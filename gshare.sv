==> flow/design.v <==
module gshare
	#(  parameter GH_WIDTH = 4,
		parameter PC_WIDTH = 32,
		parameter INDEX_W  = 4  
	)
	(
	input clk,ares,sync_reset,
	input [PC_WIDTH-1:0] instr_data,
	input instr_valid,
	input [INDEX_W-1:0] pred_result_idx,
	input pred_result_data,
	input pred_result_valid,
	output [INDEX_W+1-1:0] pred_data,
	output pred_valid
);
	localparam GHIST_W = GH_WIDTH < INDEX_W ? INDEX_W : GH_WIDTH;
	localparam INIT_PRED = 2'b10;  
	reg [1:0] pred_state_table [(1<<INDEX_W)-1:0] ;
	reg [1:0] pred_state_next ;
	reg [GHIST_W-1:0] ghist;
	wire [INDEX_W-1:0] idx ;
	wire [1:0] pred_state; 
	wire [1:0] current_pred;
	reg [1:0] pred_state_table_state_next;
	integer i;
	assign idx = instr_data[INDEX_W-1:0]^ghist[INDEX_W-1:0];
	assign pred_state = pred_state_table [idx];
	assign pred_data = {idx,pred_state[1]};
	assign pred_valid = instr_valid;
	assign current_pred = pred_state_table[pred_result_idx];
	always@* begin
		case({pred_result_data,current_pred})
			3'b0_00 : pred_state_table_state_next = 2'b00;
			3'b0_01 : pred_state_table_state_next = 2'b00;
			3'b0_10 : pred_state_table_state_next = 2'b01;
			3'b0_11 : pred_state_table_state_next = 2'b10;
			3'b1_00 : pred_state_table_state_next = 2'b01;
			3'b1_01 : pred_state_table_state_next = 2'b10;
			3'b1_10 : pred_state_table_state_next = 2'b11;
			3'b1_11 : pred_state_table_state_next = 2'b11;
		endcase
	end
	always@(posedge clk or posedge ares) begin
		if (ares) begin
			for (i=0; i< INDEX_W ; i=i+1) pred_state_table[i] <= INIT_PRED;
		end
		else if (sync_reset) begin
			for (i=0; i< INDEX_W ; i=i+1) pred_state_table[i] <= INIT_PRED;
		end
		else begin
			if (pred_result_valid) begin
				pred_state_table[pred_result_idx] <= pred_state_table_state_next; 
			end
			end
	end
	always@(posedge clk or posedge ares) begin
		if (ares) ghist <= 'd0;
		else if (sync_reset) ghist <= 'd0;
		else if (pred_result_valid) ghist <= {ghist[GHIST_W-1:1],pred_result_data};
	end
endmodule
== From RTL to reports: gshare ==
Tool output for the design above, in the order of the flow.
Line numbers count from 1 in the design file above.
Cell names lack the library's common part.
A cell with - has no value.

* Design top: gshare
* Clock port: clk
* Cell library: sky130hd
* Corner: tt_025C_1v80

== After elaboration ==
Source: Yosys, flattened and elaborated. Widths are those after wreduce. Registers that Yosys merges into a memory's read port (data or address) are not register bits. Print and check cells do not count. Equal cells are merged and count once.
Memory sizes are those after Yosys's memory passes, which may raise the word count (mostly to a power of two), join words into wider ones and drop unused or constant bits.

* Equality and inequality tests: 30
* Multiplexer cells: 16
* Bitwise logic cells: 3
* Reduce/logical cells: 23

{| class="wikitable"
|+ Operators by type and width
! kind !! number
|-
| == test 4 bit (second input constant) || 16
|-
| parallel mux 2 bit (select 16 bit) || 2
|-
| AND reduction 4 bit || 12
|-
| == test 4 x 3 -> 1 bit (second input constant) || 8
|-
| two-way mux 2 bit || 12
|-
| == test 4 x 2 -> 1 bit (second input constant) || 4
|-
| nonzero test 2 bit || 5
|-
| AND reduction 2 bit || 4
|-
| == test 4 x 1 -> 1 bit (second input constant) || 2
|-
| zero test 4 bit || 2
|-
| bitwise XOR 4 bit || 1
|-
| two-way mux 4 bit || 1
|-
| inverter 1 bit || 2
|-
| two-way mux 1 bit || 1
|}

* Bits in registers: 36
* Bits in read-only memories: 16
* Memories kept: 1
* Input bits: 42
* Output and inout bits: 6

{| class="wikitable"
|+ Memory list
! memory !! words !! bits a word !! rd ports !! wr ports !! RTL line !! text
|-
| (name not given) || 8 || 2 || 1 || 0 || 32 || <nowiki>case({pred_result_data,current_pred})</nowiki>
|}

== Logic depth ==
Longest topological path by Yosys (ltp), each cell counted once; first at word level (registers and memories cut), then after technology mapping (sequential cells cut; the memories' decode and read muxes count).

* Word-level depth: 4
* ABC_AREA: 0
* Depth in mapped cells: 8
* Gate-level depth less buffers: 6

== Synthesis result ==
Yosys stat after the flow's synthesis: flattened, memories mapped to cells. It holds for the ABC_AREA given above (unset counts as 0); a run with the other value may have another netlist.
Totals and module areas in this step are rounded.

{| class="wikitable"
|+ Cell types
! cell type !! number !! total area (µm²)
|-
| edfxtp_1 || 24 || 720.691
|-
| dfrtp_1 || 5 || 125.12
|-
| mux4_2 || 5 || 112.608
|-
| dfstp_2 || 4 || 105.101
|-
| nor2_1 || 24 || 90.086
|-
| a211oi_2 || 5 || 62.56
|-
| buf_4 || 6 || 45.043
|-
| nand3b_1 || 6 || 45.043
|-
| nor3_1 || 9 || 45.043
|-
| nand2_1 || 9 || 33.782
|-
| a31oi_1 || 5 || 31.28
|-
| mux2i_1 || 3 || 30.029
|-
| inv_1 || 6 || 22.522
|-
| a21oi_1 || 4 || 20.019
|-
| buf_2 || 4 || 20.019
|-
| o21ai_0 || 4 || 20.019
|-
| nand2b_1 || 3 || 18.768
|-
| a211o_1 || 2 || 17.517
|}

Not listed: further types 28, cells in them 34.

* Cell count: 162
* Cell area after synthesis: 1840 µm²
* Mapped flip-flops: 33
* Buffers: 14

== Path before layout ==
OpenSTA on the mapped netlist: ideal clock, no wires. The path of least setup slack (recovery checks aside). Input and output delay are each 20% of the period. Register names are those of the netlist, which keeps one name where synthesis merged equal registers.

* Path kind: input to output
* Start: in instr_data[0]
* End: out pred_data[0]
* Clock period: 4.2 ns
* Output delay: 0.840 ns
* Arrival time: 2.319 ns
* Data required time: 3.360 ns
* Path slack: 1.041 ns
* Path delay: 1.479 ns
* Stages: 3
* Path buffers: 0
* Period reached after synthesis: 3.159 ns

"path delay" is the arrival time less input delay plus setup time.
At an output port there is no setup time.
"stages" counts driving pins, that of a launching flip-flop among them; a cell with two outputs on the path counts twice.
"period reached after synthesis" = period - worst setup slack (recovery checks aside). The figure is calculated, with input and output delays left at 20% of the set period.
Between the ends stands the longest chain of elaborated cells between them, by number of cells; it is not shown to be the way that was timed. Of several equally long chains one is given.
A line is the first line of the expression or statement that the cell stems from. Yosys adds cells for indexed reads and writes and turns some case tables into memories.

* Cell sequence: xnor2_1 > mux4_2 > mux4_2
* Length of the longest elaborated chain: 3

{| class="wikitable"
|+ Ends and longest elaborated chain, after synthesis
! what !! RTL line !! text
|-
| start, declared || 8 || <nowiki>input [PC_WIDTH-1:0] instr_data,</nowiki>
|-
| bitwise XOR 4 bit || 26 || <nowiki>assign idx = instr_data[INDEX_W-1:0]^ghist[INDEX_W-1:0];</nowiki>
|-
| == test 4 bit || 27 || <nowiki>assign pred_state = pred_state_table [idx];</nowiki>
|-
| parallel mux 2 bit (select 16 bit) || 27 ||
|-
| end, declared || 13 || <nowiki>output [INDEX_W+1-1:0] pred_data,</nowiki>
|}

== Path in the finished layout ==
From the final timing report of flow run 2: the path of least setup slack in the routed layout; clock arrival at registers is part of the times.

* Path kind: input to output
* Start: in instr_data[0]
* End: out pred_data[0]
* Clock period: 2.25 ns
* Output delay: 0.45 ns
* Arrival time: 2.12 ns
* Data required time: 1.80 ns
* Path slack: -0.32 ns
* Stages: 5
* Path buffers: 2

Between the ends stands the longest chain of elaborated cells between them, by number of cells; it is not shown to be the way that was timed. Of several equally long chains one is given.

* Cell sequence: clkdlybuf4s15_1 > xnor2_4 > mux4_2 > mux4_2 > buf_6
* Length of the longest elaborated chain: 3

{| class="wikitable"
|+ Ends and longest elaborated chain, post-layout
! what !! RTL line !! text
|-
| start, declared || 8 || <nowiki>input [PC_WIDTH-1:0] instr_data,</nowiki>
|-
| bitwise XOR 4 bit || 26 || <nowiki>assign idx = instr_data[INDEX_W-1:0]^ghist[INDEX_W-1:0];</nowiki>
|-
| == test 4 bit || 27 || <nowiki>assign pred_state = pred_state_table [idx];</nowiki>
|-
| parallel mux 2 bit (select 16 bit) || 27 ||
|-
| end, declared || 13 || <nowiki>output [INDEX_W+1-1:0] pred_data,</nowiki>
|}

Subject: flow runs of gshare

Hi,

Stored flow runs of gshare (2 of them; Yosys, OpenROAD, sky130hd). They differ in their settings and are not a sequence. Constraints: input delay and output delay 20% of the set period each, output load 0.01 pF.
"period reached" = clock period - worst setup slack. The figure is calculated, with input and output delays left at 20% of the set period.
The results are shown rounded.

=== Flow run 1 ===
{| class="wikitable"
! Setting !! Value
|-
| period_ns || 3.42
|-
| CORE_UTILIZATION || 64
|-
| PLACE_DENSITY_LB_ADDON || 0.06
|-
| CORE_ASPECT_RATIO || 1.4
|-
| CELL_PAD_IN_SITES_GLOBAL_PLACEMENT || 2
|-
| ABC_AREA || 0
|-
| GPL_TIMING_DRIVEN || 1
|-
| GPL_ROUTABILITY_DRIVEN || 1
|-
| CTS_CLUSTER_DIAMETER || 47
|-
| MIN_ROUTING_LAYER || met1
|-
| MAX_ROUTING_LAYER || met4
|-
| CAP_MARGIN || 20
|-
| CORE_MARGIN || 2
|-
| SLEW_MARGIN || 20
|}
No results, placement failed with FLW-0024.

=== Flow run 2 ===
{| class="wikitable"
! Setting !! Value
|-
| period_ns || 2.25
|-
| CAP_MARGIN || 20
|-
| CORE_MARGIN || 2
|-
| CORE_UTILIZATION || 40
|-
| SLEW_MARGIN || 20
|-
! Result !! Value
|-
| Synthesis area || 1840 µm²
|-
| Die area || 5150 µm²
|-
| Standard-cell area after routing || 2390 µm²
|-
| Worst setup slack after layout || -0.323 ns
|-
| Summed negative setup slack || -0.323 ns
|-
| Period reached || 2.573 ns
|}

Regards
