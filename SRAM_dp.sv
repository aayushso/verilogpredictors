==> flow/design.v <==
`timescale 1ns/1ps
module SRAM_dp
	#(
		parameter ADD_W = 4, 	 
		parameter DAT_W = 32,	 
		parameter DELAY = 5		 
		)
	(
		input clk,ares,sync_reset,
		input wen,
		input [ADD_W-1:0] waddr,
		input [DAT_W-1:0] wdata,
		input ren,
		input [ADD_W-1:0] raddr,
		output [DAT_W-1:0] rdata,
		output rvalid
		);
	localparam NUM_ADDR = 2**ADD_W;
	reg [DAT_W-1:0] sram [NUM_ADDR-1:0];
	integer i;
	always@(posedge clk or posedge ares) begin
		if (ares) begin
			for (i=0; i<NUM_ADDR; i=i+1) sram[i] <= 'b0;
		end
		else if (sync_reset) begin
			for (i=0; i<NUM_ADDR; i=i+1) sram[i] <= 'b0;
		end
		else begin
			if (wen) sram[waddr] <= wdata;
		end
	end
	generate
		if (DELAY>0) begin
			reg [DAT_W:0] read_pipeline [DELAY-1:0];
			always@(posedge clk or posedge ares) begin
				if (ares) begin
					for (i=0; i<DELAY; i=i+1) read_pipeline[i] <= 'b0;
				end
				else if (sync_reset) begin
					for ( i=0; i<DELAY; i=i+1) read_pipeline[i] <= 'b0;
				end
				else begin
					read_pipeline[0] <= ren ? {sram[raddr],ren} : 'b0;
					for (i=1; i<DELAY; i=i+1) read_pipeline[i] <= read_pipeline[i-1];
				end
			end
			assign {rdata,rvalid} = read_pipeline[DELAY-1];
		end
		else begin
			assign rdata = sram[raddr];
			assign rvalid = ren;
		end
	endgenerate
endmodule
# Step by step through the tools: SRAM_dp
# What the tools print for SRAM_dp, step after step.
# Lines are those of the file above, counted from 1.
# The mark - stands for no value.
[design]
design = "SRAM_dp"
clock = "clk"
lib = "sky130hd"
lib_corner = "tt_025C_1v80"

# After elaboration
# Counts by Yosys on the flattened word-level netlist (proc, flatten, opt, wreduce). Print and check cells are left out. Cells with the same type and inputs are merged into one.
[op_classes]
equal = 30
mux = 55
reduce_and_logical = 35
[op_table]
columns = ["operator", "count"]
rows = [
  ["32-bit two-way mux", 48],
  ["32-bit case mux with 16-bit select", 1],
  ["33-bit two-way mux", 6],
  ["4-bit equality test with constant B", 16],
  ["2-bit nonzero test", 17],
  ["2-bit AND reduction", 16],
  ["4-bit by 3-bit equality test with 1-bit output with constant B", 8],
  ["4-bit by 2-bit equality test with 1-bit output with constant B", 4],
  ["4-bit by 1-bit equality test with 1-bit output with constant B", 2],
  ["4-bit logical NOT", 2],
]
[word_totals]
regBits = 677
input_bits = 45
out_inout_bits = 33
elab_cells = 141

# Depth
# Yosys ltp: most cells in a row. Word level: on the elaborated netlist, between registers, memories and ports. Mapped: between sequential cells and ports; inverters and the memories' decode and read muxes count.
[depth]
ltp_word = 4
abc_area = 1
ltp_mapped = 10
ltp_nobuf = 9

# Mapped cells and area
# Yosys stat after the flow's synthesis: flattened, memories mapped to cells. It holds for the ABC_AREA given above (unset counts as 0); a run with the other value may have another netlist.
# Totals and module areas in this step are rounded.
[mapped]
cell_count = 3479
area_um2 = 28760
seqArea_um2 = 16940
ffs = 677
buf_cells = 244
[by_type]
columns = ["type", "count", "area_total_um2"]
rows = [
  ["sky130_fd_sc_hd__dfrtp_1", 677, 1.69E+04],
  ["sky130_fd_sc_hd__nand2_1", 999, 3.75E+03],
  ["sky130_fd_sc_hd__o21ai_0", 543, 2.72E+03],
  ["sky130_fd_sc_hd__nand3_1", 382, 1.91E+03],
  ["sky130_fd_sc_hd__nor2_1", 341, 1.28E+03],
  ["sky130_fd_sc_hd__inv_1", 270, 1.01E+03],
  ["sky130_fd_sc_hd__clkbuf_1", 166, 623.098],
  ["sky130_fd_sc_hd__buf_2", 58, 290.278],
  ["sky130_fd_sc_hd__buf_4", 9, 67.565],
  ["sky130_fd_sc_hd__clkinv_1", 13, 48.797],
  ["sky130_fd_sc_hd__buf_1", 11, 41.29],
  ["sky130_fd_sc_hd__o21ai_2", 3, 26.275],
  ["sky130_fd_sc_hd__nand3b_1", 2, 15.014],
  ["sky130_fd_sc_hd__nor2_4", 1, 11.261],
  ["sky130_fd_sc_hd__inv_2", 2, 7.507],
  ["sky130_fd_sc_hd__nor2_2", 1, 6.256],
  ["sky130_fd_sc_hd__o21ai_1", 1, 5.005],
]

# Worst setup path after synthesis
# Source: OpenSTA report_checks on the synthesized netlist (no wires, ideal clock, input and output delay 20% of the period each), path of least setup slack; recovery checks are left aside. Register names are those of the netlist, which keeps one name where synthesis merged equal registers.
[synth_path]
path_type = "input port to flip-flop"
startpoint = "input port sync_reset"
endpoint = "register sram[1][10]"
clock_period_ns = 3.09
in_delay_ns = 0.618
setup_time_ns = 0.133
launch_ns = 0.618
arrival_ns = 1.620
required_ns = 2.957
setup_slack_ns = 1.337
path_delay_ns = 1.135
stages = 8
n_path_buf = 3
period_less_setup_slack_ns = 1.753
# "path_delay_ns" is the arrival time less input delay plus setup time.
# "stages" counts driving pins, that of a launching flip-flop among them; a cell with two outputs on the path counts twice.
# "period_less_setup_slack_ns" is the clock period less the worst setup slack; recovery checks do not enter. This is arithmetic on one report: input and output delays are still those of the set period (20% each).
# Between the ends stands the longest chain of elaborated cells between them, by number of cells; it is not shown to be the way that was timed. Of several equally long chains one is given.
# A line is the first line of the expression or statement that the cell stems from. Yosys adds cells for indexed reads and writes and turns some case tables into memories.
# A register here has more assigning lines than the two given.
[synth_between]
cell_sequence = "sky130_fd_sc_hd__buf_2 -> sky130_fd_sc_hd__inv_2 -> sky130_fd_sc_hd__buf_2 -> sky130_fd_sc_hd__o21ai_0 -> sky130_fd_sc_hd__clkinv_1 -> sky130_fd_sc_hd__clkbuf_1 -> sky130_fd_sc_hd__nand2_1 -> sky130_fd_sc_hd__o21ai_0"
elab_chain_len = 2
cone_cells = 4
lines_between = 1
cone_classes = "mux: 1; reduce/logical: 3"
[synth_lines]
columns = ["element", "line", "rtl"]
rows = [
  ["from (decl)", 9, "input clk,ares,sync_reset,"],
  ["2-bit nonzero test", "-", ""],
  ["2-bit AND reduction", "-", ""],
  ["to (assign)", 23, "for (i=0; i<NUM_ADDR; i=i+1) sram[i] <= 'b0;"],
  ["to (assign)", 29, "if (wen) sram[waddr] <= wdata;"],
  ["to (decl)", 19, "reg [DAT_W-1:0] sram [NUM_ADDR-1:0];"],
]

FLOW RESULTS
============

SRAM_dp through Yosys and OpenROAD on sky130hd: 2 stored runs, unordered, with their settings. The constraints put input and output delay at 20% of the set period each and load the outputs with 0.01 pF.

# record 1
==> flow/run.sh <==
#!/bin/bash
# the make line also repeats the synthesis and layout settings of config.mk as NAME=value (left out here)
make -C /OpenROAD-flow-scripts/flow DESIGN_CONFIG=/design/flow/config.mk WORK_HOME=/design/flow/orfs CLKGATE_MAP_FILE= finish
==> flow/config.mk <==
export PLATFORM = sky130hd
export DESIGN_NAME = SRAM_dp
export DESIGN_NICKNAME = SRAM_dp
export VERILOG_FILES = /design/flow/design.v
export SDC_FILE = /design/flow/constraint.sdc
export NUM_CORES = 4
export LEC_CHECK = 0
export ABC_AREA = 1
export CAP_MARGIN = 20
export CELL_PAD_IN_SITES_DETAIL_PLACEMENT = 2
export CORE_MARGIN = 2
export CORE_UTILIZATION = 52
export CTS_CLUSTER_SIZE = 21
export MIN_ROUTING_LAYER = met1
export PLACE_DENSITY_LB_ADDON = 0.1
export SETUP_SLACK_MARGIN = -0.05
export SLEW_MARGIN = 20
export TNS_END_PERCENT = 40
==> flow/constraint.sdc <==
create_clock -name core_clock -period 1.35 [get_ports {clk}]
set_input_delay 0.2700 -clock core_clock [delete_from_list [all_inputs] [get_ports {clk}]]
set_output_delay 0.2700 -clock core_clock [all_outputs]
set_load 0.01 [all_outputs]

==> record 1: results <==
outcome="did not finish, placement stopped with DPL-0033"

# record 2
==> flow/run.sh <==
#!/bin/bash
# the make line also repeats the synthesis and layout settings of config.mk as NAME=value (left out here)
make -C /OpenROAD-flow-scripts/flow DESIGN_CONFIG=/design/flow/config.mk WORK_HOME=/design/flow/orfs CLKGATE_MAP_FILE= finish
==> flow/config.mk <==
export PLATFORM = sky130hd
export DESIGN_NAME = SRAM_dp
export DESIGN_NICKNAME = SRAM_dp
export VERILOG_FILES = /design/flow/design.v
export SDC_FILE = /design/flow/constraint.sdc
export NUM_CORES = 4
export LEC_CHECK = 0
export ABC_AREA = 1
export CAP_MARGIN = 20
export CELL_PAD_IN_SITES_GLOBAL_PLACEMENT = 2
export CORE_ASPECT_RATIO = 1.42
export CORE_MARGIN = 2
export CORE_UTILIZATION = 57
export CTS_CLUSTER_SIZE = 10
export GPL_ROUTABILITY_DRIVEN = 0
export MIN_ROUTING_LAYER = met2
export PLACE_DENSITY_LB_ADDON = 0.09
export SETUP_SLACK_MARGIN = 0.35
export SLEW_MARGIN = 20
==> flow/constraint.sdc <==
create_clock -name core_clock -period 1.9 [get_ports {clk}]
set_input_delay 0.3800 -clock core_clock [delete_from_list [all_inputs] [get_ports {clk}]]
set_output_delay 0.3800 -clock core_clock [all_outputs]
set_load 0.01 [all_outputs]

==> record 2: results <==
outcome="did not finish, placement stopped with FLW-0024"
